==> flow/design.v <==
module fsm(
    input logic clk, nRST,
    input logic byte_valid,
    input logic is_sync,
    input logic[3:0] pid,
    input logic pid_valid,
    input logic rx_eop,
    output logic prev_sync,
    output logic load_addr,
    output logic load_endp,
    output logic load_data,  
    output logic packet_done,
    output logic[6:0] addr,
    output logic[3:0] endp,
    output logic[7:0] data
);
    typedef enum logic[3:0] {
        IN,
        OUT,
        SETUP,
        SOF,
        DATA0,
        DATA1,
        ACK,
        NAK,
        STALL
    } pid_t;
    typedef enum logic[7:0] {
        IDLE,  
        SYNC,  
        PID,  
        FRAME_NUMBER,  
        TOKEN_ADDR,  
        TOKEN_ENDP,  
        TOKEN_CRC5,  
        DATA,  
        EOP  
    } state_t;
    state_t current_state, next_state;
    always_comb begin
        load_addr = 0;
        load_endp = 0;
        load_data = 0;
        packet_done = 0;
        prev_sync = 0;
        next_state = current_state;
        case (current_state)
            IDLE: begin
                if (is_sync) begin
                    next_state = SYNC;
                end
            end
            SYNC: begin
                if (pid_valid) begin
                    next_state = PID;
                end
            end
            PID: begin
                prev_sync = 1;  
                if (pid_valid) begin
                    case (pid)
                        4'b1001: begin
                            next_state = TOKEN_ADDR;
                        end
                        4'b0001: begin
                            next_state = TOKEN_ADDR;
                        end
                        4'b1101: begin
                            next_state = TOKEN_ADDR;
                        end
                        4'b0101: begin
                            next_state = FRAME_NUMBER;
                        end
                        4'b0011: begin
                            next_state = DATA;
                        end
                        4'b1011: begin
                            next_state = DATA;
                        end
                        4'b0010: begin
                        end
                        4'b1010: begin
                        end
                        4'b1110: begin
                        end
                    endcase
                end
            end
            FRAME_NUMBER: begin
                next_state = EOP;
            end
            TOKEN_ADDR: begin
                load_addr = 1;
                next_state = TOKEN_ENDP;
            end
            TOKEN_ENDP: begin
                load_endp = 1;
                next_state = TOKEN_CRC5;
            end
            TOKEN_CRC5: begin
                next_state = EOP;
            end
            DATA: begin
                load_data = 1;
                if (rx_eop) begin
                    packet_done = 1;
                    next_state = IDLE;
                end
                else begin
                    next_state = DATA;
                end
            end
            EOP: begin
                packet_done = 1;
                next_state = IDLE;
            end
            default: begin
                next_state = IDLE;
            end
        endcase
    end
    always_ff @(posedge clk, negedge nRST) begin
        if (!nRST) begin
            current_state <= IDLE;
        end
        else begin
            if (byte_valid) begin
                current_state <= next_state;
            end
        end
    end
endmodule
Reports on fsm:

What the tools print for fsm, step after step.
Line numbers count from 1 in the design file above.
Library cell names are shortened.
The mark -- stands for no value.

* design top: fsm
* clock port: clk
* library: sky130hd
* timing corner: tt_025C_1v80

Word level:

Yosys after proc, flatten, opt, wreduce and memory -nomap, before mapping. Memory bits, and registers merged into a memory's read port (data or address), are not among the register bits. Print and check cells are not counted. Equal cells are merged and count once.

* add/subtract/negate cells: 0
* multipliers: 0
* div/mod/pow operators: 0
* order comparisons: 0
* equality and inequality tests: 18
* shift-type cells: 0
* multiplexer cells: 12
* bitwise gates (word level): 0
* reduce/logical cells: 5

Operator list (number)
* parallel mux 8 bit (select 7 bit): 1
* equality test 8 x 3 -> 1 bit with constant B: 4
* parallel mux 8 bit (select 3 bit): 1
* two-way mux 8 bit: 3
* equality test 8 x 2 -> 1 bit with constant B: 2
* equality test 4 bit with constant B: 3
* equality test 8 x 1 -> 1 bit with constant B: 1
* equality test 8 x 4 -> 1 bit with constant B: 1
* zero test 8 bit: 1
* inequality test 2 bit with constant B: 3
* AND reduction 5 bit: 1
* two-way mux 1 bit: 5
* OR reduction 2 bit: 2
* equality test 4 x 1 -> 1 bit with constant B: 1
* equality test 4 x 2 -> 1 bit with constant B: 1
* equality test 4 x 3 -> 1 bit with constant B: 1
* inequality test 4 bit with constant B: 1
* OR reduction 3 bit: 1
* two-way mux 3 bit: 1
* parallel mux 1 bit (select 2 bit): 1

* register bits after elaboration: 8
* bits in latches: 0
* bits in writable memories: 0
* memory bits (read-only): 0
* word width x clocked read ports: 0
* memories kept: 0
* input port bits: 10

Depth:

Longest topological path by Yosys (ltp), each cell counted once; first at word level (registers and memories cut), then after technology mapping (sequential cells cut; the memories' decode and read muxes count).

* word-level depth: 5
* ABC_AREA: 0
* mapped depth: 3
* mapped depth without buffers: 2

After synthesis:

Yosys stat after the flow's synthesis: flattened, memories mapped to cells. It holds for the ABC_AREA given above (unset counts as 0); a run with the other value may have another netlist.
Totals and module areas in this step are rounded.

Cell types
* dfrtp_1: number 8, area in all 200.192 µm²
* buf_4: number 19, area in all 142.637 µm²
* dfstp_2: number 1, area in all 26.275 µm²
* mux2_2: number 2, area in all 22.522 µm²
* o32ai_2: number 1, area in all 16.266 µm²
* nand4_2: number 1, area in all 12.512 µm²
* buf_6: number 1, area in all 11.261 µm²
* a22o_2: number 1, area in all 10.01 µm²
* a32o_1: number 1, area in all 10.01 µm²
* a211o_1: number 1, area in all 8.758 µm²
* o2bb2ai_1: number 1, area in all 8.758 µm²
* or3b_1: number 1, area in all 8.758 µm²
* a21o_1: number 1, area in all 7.507 µm²
* and3_2: number 1, area in all 7.507 µm²
* inv_1: number 2, area in all 7.507 µm²
* nand2_1: number 2, area in all 7.507 µm²
* nor2_1: number 2, area in all 7.507 µm²
* and3_1: number 1, area in all 6.256 µm²

Not listed: further types 7, cells in them 7.

* mapped cells: 54
* chip area (Yosys): 561 µm²
* area of sequential cells: 226 µm²
* flip-flops: 9

Path before layout:

Source: OpenSTA report_checks on the synthesized netlist (no wires, ideal clock, input and output delay 20% of the period each), path of least setup slack; recovery checks are left aside. Register names are those of the netlist, which keeps one name where synthesis merged equal registers.

* path type: register to register
* from: register current_state
* to: register current_state
* clock period: 1.05 ns
* library setup time: 0.079 ns
* time at the first pin: 0.000 ns
* arrival time: 0.882 ns
* data required time: 0.971 ns
* setup slack: 0.089 ns
* path delay: 0.961 ns
* stages: 3
* path buffers: 0
* synthesis period reached: 0.961 ns

"path delay" = arrival - input delay + setup time.
"stages" counts driving pins, that of a launching flip-flop among them; a cell with two outputs on the path counts twice.
"synthesis period reached" is the clock period less the worst setup slack; recovery checks do not enter. This is arithmetic on one report: input and output delays are still those of the set period (20% each).
Where an end lacks its bit number, it is one bit of the signal, or one of the new flip-flops if synthesis recoded a state register.

* cell sequence: dfrtp_1 -> a21o_1 -> a22o_2

RTL lines, path post-synthesis
* start, declared: line 39 `state_t current_state, next_state;`
* start, assigned: line 124 `current_state <= IDLE;`
* start, assigned: line 128 `current_state <= next_state;`
* end, assigned: line 124
* end, assigned: line 128
* end, declared: line 39

Chain of elaborated cells between the ends: none given.
Some nets on the timed path still bear RTL names; the line given drives or declares the net.

Named nets, post-synthesis
* packet_done: line 47 `case (current_state)`

Worst path after layout:

From the final timing report of run 2: the path of least setup slack in the routed layout; clock arrival at registers is part of the times.

* path type: register to output
* from: register current_state
* to: output packet_done
* clock period: 1.08 ns
* external output delay: 0.22 ns
* time at the first pin: 0.25 ns
* arrival time: 0.94 ns
* data required time: 0.86 ns
* setup slack: -0.07 ns
* stages: 3
* path buffers: 1

Where an end lacks its bit number, it is one bit of the signal, or one of the new flip-flops if synthesis recoded a state register.
Between the ends stands the longest chain of elaborated cells between them, by number of cells; it is not shown to be the way that was timed. Of several equally long chains one is given.
A line is the first line of the expression or statement that the cell stems from. Yosys adds cells for indexed reads and writes and turns some case tables into memories.

* cell sequence: dfrtp_1 -> a21o_1 -> buf_2
* cells in the longest elaborated chain: 2
* elaborated cells on any way between the ends: 3
* those cells by class: 2 x eq/ne; 1 x mux

RTL lines, path post-layout
* start, declared: line 39 `state_t current_state, next_state;`
* start, assigned: line 124 `current_state <= IDLE;`
* start, assigned: line 128 `current_state <= next_state;`
* equality test 8 x 4 -> 1 bit: line 47 `case (current_state)`
* parallel mux 1 bit (select 2 bit): line 47
* end, declared: line 12 `output logic packet_done,`

FLOW RESULTS
============

fsm through Yosys and OpenROAD on sky130hd: 2 stored runs, unordered, with their settings and measured results. The constraints put input and output delay at 20% of the set period each and load the outputs with 0.01 pF.
"worst setup path time" = time allowed to the worst setup path (clock period - input delay - output delay, where it has them) - its slack; a late launch clock adds to it, a late capture clock takes from it.
The measured numbers are rounded.

### Run 1

==> flow/run.sh <==
#!/bin/bash
# the make line also repeats the synthesis and layout settings of config.mk as NAME=value (left out here)
make -C /OpenROAD-flow-scripts/flow DESIGN_CONFIG=/design/flow/config.mk WORK_HOME=/design/flow/orfs CLKGATE_MAP_FILE= finish
==> flow/config.mk <==
export PLATFORM = sky130hd
export DESIGN_NAME = fsm
export DESIGN_NICKNAME = fsm
export VERILOG_FILES = /design/flow/design.v
export SDC_FILE = /design/flow/constraint.sdc
export NUM_CORES = 4
export LEC_CHECK = 0
export ABC_AREA = 0
export CAP_MARGIN = 20
export CELL_PAD_IN_SITES_DETAIL_PLACEMENT = 0
export CORE_MARGIN = 2
export CORE_UTILIZATION = 61
export HOLD_SLACK_MARGIN = 0.23
export MIN_ROUTING_LAYER = met2
export PLACE_DENSITY_LB_ADDON = 0.27
export SETUP_SLACK_MARGIN = 0.12
export SLEW_MARGIN = 20
export TNS_END_PERCENT = 10
==> flow/constraint.sdc <==
create_clock -name core_clock -period 0.669 [get_ports {clk}]
set_input_delay 0.1338 -clock core_clock [delete_from_list [all_inputs] [get_ports {clk}]]
set_output_delay 0.1338 -clock core_clock [all_outputs]
set_load 0.01 [all_outputs]

Outcome of run 1: incomplete, floorplanning halted on PDN-0185

### Run 2

==> flow/run.sh <==
#!/bin/bash
# the make line also repeats the synthesis and layout settings of config.mk as NAME=value (left out here)
make -C /OpenROAD-flow-scripts/flow DESIGN_CONFIG=/design/flow/config.mk WORK_HOME=/design/flow/orfs CLKGATE_MAP_FILE= finish
==> flow/config.mk <==
export PLATFORM = sky130hd
export DESIGN_NAME = fsm
export DESIGN_NICKNAME = fsm
export VERILOG_FILES = /design/flow/design.v
export SDC_FILE = /design/flow/constraint.sdc
export NUM_CORES = 4
export LEC_CHECK = 0
export ABC_AREA = 0
export CAP_MARGIN = 20
export CORE_MARGIN = 4
export CORE_UTILIZATION = 39
export PLACE_DENSITY_LB_ADDON = 0.15
export SLEW_MARGIN = 35
export TNS_END_PERCENT = 25
==> flow/constraint.sdc <==
create_clock -name core_clock -period 1.08 [get_ports {clk}]
set_input_delay 0.2160 -clock core_clock [delete_from_list [all_inputs] [get_ports {clk}]]
set_output_delay 0.2160 -clock core_clock [all_outputs]
set_load 0.01 [all_outputs]

Results of run 2:
- Chip area after synthesis (Yosys): 561 µm²
- Total die area: 2110 µm²
- Standard-cell area after routing: 712 µm²
- Lowest setup slack: -0.074 ns
- Worst setup path time: 0.94 ns
- Kind of the worst setup path: register to output
